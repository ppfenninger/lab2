==> flow/design.v <==
module shiftregister
#(parameter width = 8)
(
input               clk,                 
input               peripheralClkEdge,   
input               parallelLoad,        
input  [width-1:0]  parallelDataIn,      
input               serialDataIn,        
output [width-1:0]  parallelDataOut,     
output              serialDataOut        
);
	integer i;
    reg [width-1:0]      shiftregistermem;
    always @(posedge clk) begin
        if (parallelLoad) begin  
        	for (i = 0; i < width; i = i+1)
        		shiftregistermem[i] <= parallelDataIn[width-1-i];
        end  
        else if(peripheralClkEdge) begin
        	shiftregistermem[0] <= serialDataIn;
        	for (i=1; i<width; i=i+1) begin
        		shiftregistermem[i] <= shiftregistermem[i-1];
        	end  
        end  
    end
    assign parallelDataOut = shiftregistermem;
    assign serialDataOut   = shiftregistermem[width-1];
endmodule
module inputconditioner
(
input 	    clk,             
input	    noisysignal,     
output reg  conditioned,     
output reg  positiveedge,    
output reg  negativeedge     
);
    parameter counterwidth = 3;  
    parameter waittime = 3;      
    reg[counterwidth-1:0] counter = 0;
    reg synchronizer0 = 0;
    reg synchronizer1 = 0;
    always @(posedge clk ) begin
        if(conditioned == synchronizer1) begin
            counter <= 0;
            positiveedge <= 0;
            negativeedge <= 0;
        end
        else begin
            if( counter == waittime) begin
                counter <= 0;
                conditioned <= synchronizer1;
                if (conditioned) negativeedge <= 1;
                else positiveedge <= 1; 
            end
            else begin
                counter <= counter+1;
                positiveedge <= 0;
                negativeedge <= 0;
            end
        end
        synchronizer0 <= noisysignal;
        synchronizer1 <= synchronizer0;
    end
endmodule
module midpoint(
	input clk,
	input  sw0,
	input  sw1,
	input  btn,
	output [3:0] led);
	wire parallel_load;
	wire serial_in;
	wire clk_edge;
	inputconditioner button_conditioner(
		.clk(clk),
		.noisysignal(btn),
		.conditioned(),
		.positiveedge(),
		.negativeedge(parallel_load));
	inputconditioner switch_0_conditioner(
		.clk(clk),
		.noisysignal(sw0),
		.conditioned(serial_in),
		.positiveedge(),
		.negativeedge());
	inputconditioner switch_1_conditioner(
		.clk(clk),
		.noisysignal(sw1),
		.conditioned(),
		.positiveedge(clk_edge),
		.negativeedge());
	shiftregister #(4) shift_register(
		.clk(clk),
		.peripheralClkEdge(clk_edge),
		.parallelLoad(parallel_load),
		.parallelDataIn(4'b1101),
		.serialDataIn(serial_in),
		.parallelDataOut(led),
		.serialDataOut());
endmodule
# Tool chain data of midpoint
# Tool output for the design above, in the order of the flow.
# Line numbers count from 1 in the design file above.
# A cell with -- has no value.
# setup
top,midpoint
clock,clk
lib,sky130hd
pvt_corner,tt_025C_1v80

# After elaboration
# Counts by Yosys on the flattened word-level netlist (proc, flatten, opt, wreduce; memories kept). Register bits leave out memories and registers merged into their read ports (data or address); mux counts leave out enables and synchronous resets folded into registers. Print and check cells are left out. Cells with the same type and inputs are merged into one.
# word_totals
regBits,24
latchBits,0
ramBits,0
rom_bits,0
clocked_rd_ports_x_width,0
memories,0
word_cells,40
# op_classes
add_sub_neg,3
multipliers,0
div,0
n_cmp,0
eq_ne,6
shift,0
muxes,0
logic,5
reduce_logical,8
# op_table
cell,n
2-bit OR reduction,5
3-bit by 1-bit adder with 3-bit output (second input constant),3
3-bit by 2-bit equality test with 1-bit output (second input constant),3
2-bit AND reduction,3
1-bit NOT,5
1-bit equality test,3

# Longest topological paths
# Longest topological path by Yosys (ltp), each cell counted once; first at word level (registers and memories cut), then after technology mapping (sequential cells cut; the memories' decode and read muxes count).
# depth
depth_word,3
ABC_AREA,0
mapped_depth,4
mapped_depth_nobuf,4

# Netlist
# Source: synth_stat.txt of the flow (Yosys; design flattened, memories mapped). It holds for the ABC_AREA given above (unset counts as 0); a run with the other value may have another netlist.
# types
type,n,type_area_um2
sky130_fd_sc_hd__dfxtp_1,21,420.403
sky130_fd_sc_hd__edfxtp_1,3,90.086
sky130_fd_sc_hd__ha_1,6,75.072
sky130_fd_sc_hd__nor2b_1,6,37.536
sky130_fd_sc_hd__nor3b_2,3,37.536
sky130_fd_sc_hd__nor3_1,6,30.029
sky130_fd_sc_hd__a211o_1,3,26.275
sky130_fd_sc_hd__xnor2_1,3,26.275
sky130_fd_sc_hd__nand4b_1,2,17.517
sky130_fd_sc_hd__buf_4,2,15.014
sky130_fd_sc_hd__nand3b_1,2,15.014
sky130_fd_sc_hd__inv_1,3,11.261
sky130_fd_sc_hd__mux2i_1,1,10.01
sky130_fd_sc_hd__nand2_1,2,7.507
sky130_fd_sc_hd__nor2_1,1,3.754
# mapped
stdcells,64
yosys_area_um2,823.3
seq_area_um2,510.5
ffs,24
# By module: a second synthesis without flattening, with its own total; a netlist apart from the flattened one above.
# unflattened
cells_unflattened,81
area_unflattened_um2,1031.0
# Rows give one instance, submodules left out.
# modules
mod,instances,cells,area_um2
inputconditioner,3,23,281.5
shiftregister #(width=4),1,10,178.9
midpoint,1,2,7.5

# Path before layout
# OpenSTA on the mapped netlist: ideal clock, no wires. The path of least setup slack (recovery checks aside). Input and output delay are each 20% of the period. Register names are those of the netlist, which keeps one name where synthesis merged equal registers.
# synth_path
path_type,register -> register
from,register button_conditioner.counter[0]
to,register button_conditioner.conditioned
tclk_ns,1.36
setup_ns,0.300
launch_ns,0.000
t_arrival_ns,0.824
t_required_ns,1.060
path_slack_ns,0.236
delay_ns,1.124
stages,4
period_less_setup_slack_ns,1.124
# "delay_ns" = arrival - input delay + setup time.
# "stages" counts driving pins, that of a launching flip-flop among them; a cell with two outputs on the path counts twice.
# "period_less_setup_slack_ns" = period - worst setup slack (recovery checks aside). The figure is calculated, with input and output delays left at 20% of the set period.
# Between the ends stands the longest chain of elaborated cells between them, by number of cells; it is not shown to be the way that was timed. Of several equally long chains one is given.
# A line is the first line of the expression or statement that the cell stems from. Yosys adds cells for indexed reads and writes and turns some case tables into memories.
# A register here has more assigning lines than the two given.
# synth_via
cell_sequence,sky130_fd_sc_hd__dfxtp_1 sky130_fd_sc_hd__ha_1 sky130_fd_sc_hd__ha_1 sky130_fd_sc_hd__nor2b_1
elab_chain_cells,2
# synth_lines
element,line,text
start: declaration,39,reg[counterwidth-1:0] counter = 0;
start: assignment,44,counter <= 0;
start: assignment,56,counter <= counter+1;
3-bit by 2-bit equality test with 1-bit output,49,if( counter == waittime) begin
2-bit AND reduction,--,
end: assignment,51,conditioned <= synchronizer1;
end: declaration,33,"output reg  conditioned,"

# Path in the finished layout
# Path of least setup slack in the final report of record 1 (OpenROAD, finished layout, wires in). Where an end is a register, its clock arrival counts in the times.
# layout_path
path_type,register -> register
from,register button_conditioner.counter[0]
to,register button_conditioner.conditioned
tclk_ns,1.16
setup_ns,0.28
launch_ns,0.26
t_arrival_ns,1.11
t_required_ns,1.14
path_slack_ns,0.03
stages,4
# Between the ends stands the longest chain of elaborated cells between them, by number of cells; it is not shown to be the way that was timed. Of several equally long chains one is given.
# A register here has more assigning lines than the two given.
# layout_via
cell_sequence,sky130_fd_sc_hd__dfxtp_1 sky130_fd_sc_hd__ha_1 sky130_fd_sc_hd__ha_2 sky130_fd_sc_hd__nor2b_1
elab_chain_cells,2
# layout_lines
element,line,text
start: declaration,39,reg[counterwidth-1:0] counter = 0;
start: assignment,44,counter <= 0;
start: assignment,56,counter <= counter+1;
3-bit by 2-bit equality test with 1-bit output,49,if( counter == waittime) begin
2-bit AND reduction,--,
end: assignment,51,conditioned <= synchronizer1;
end: declaration,33,"output reg  conditioned,"

# Design midpoint on sky130hd. What follows are 2 stored runs of the flow, each under its own settings; their order means nothing. The constraints put input and output delay at 20% of the set period each and load the outputs with 0.01 pF.
# "achieved_clock_period_ns" is the run's clock period less its worst setup slack. It is reckoned from that one timing run; input and output delays stay at 20% of the period that was set.
# By "fin_power_uw" is meant OpenSTA's value without simulated activity: inputs other than the clock are taken to toggle once in ten clock periods, and the tool carries that through the logic.
# A setting shown as - is not set for that run.
setting or result,record 1,record 2
period_ns,1.16,1.11
CORE_UTILIZATION,22,28
PLACE_DENSITY_LB_ADDON,0.02,0.25
CORE_ASPECT_RATIO,0.66,1.54
CORE_MARGIN,7,2
GPL_ROUTABILITY_DRIVEN,0,-
CTS_CLUSTER_SIZE,31,34
CTS_CLUSTER_DIAMETER,348,-
MAX_ROUTING_LAYER,met5,-
CAP_MARGIN,20,20
SLEW_MARGIN,20,20
SETUP_SLACK_MARGIN,-,0.01
CELL_PAD_IN_SITES_GLOBAL_PLACEMENT,-,3
TNS_END_PERCENT,-,75
MIN_ROUTING_LAYER,-,met1
yosys_chip_area_um2,823.3,823.3
fin_util_pct,30.5,40.6
fin_power_uw,1956,2352
final_setup_ws_ns,0.034,0.032
setup_tns_ns,0.000,0.000
die_um2,5688.0,3400.2
achieved_clock_period_ns,1.126,1.078
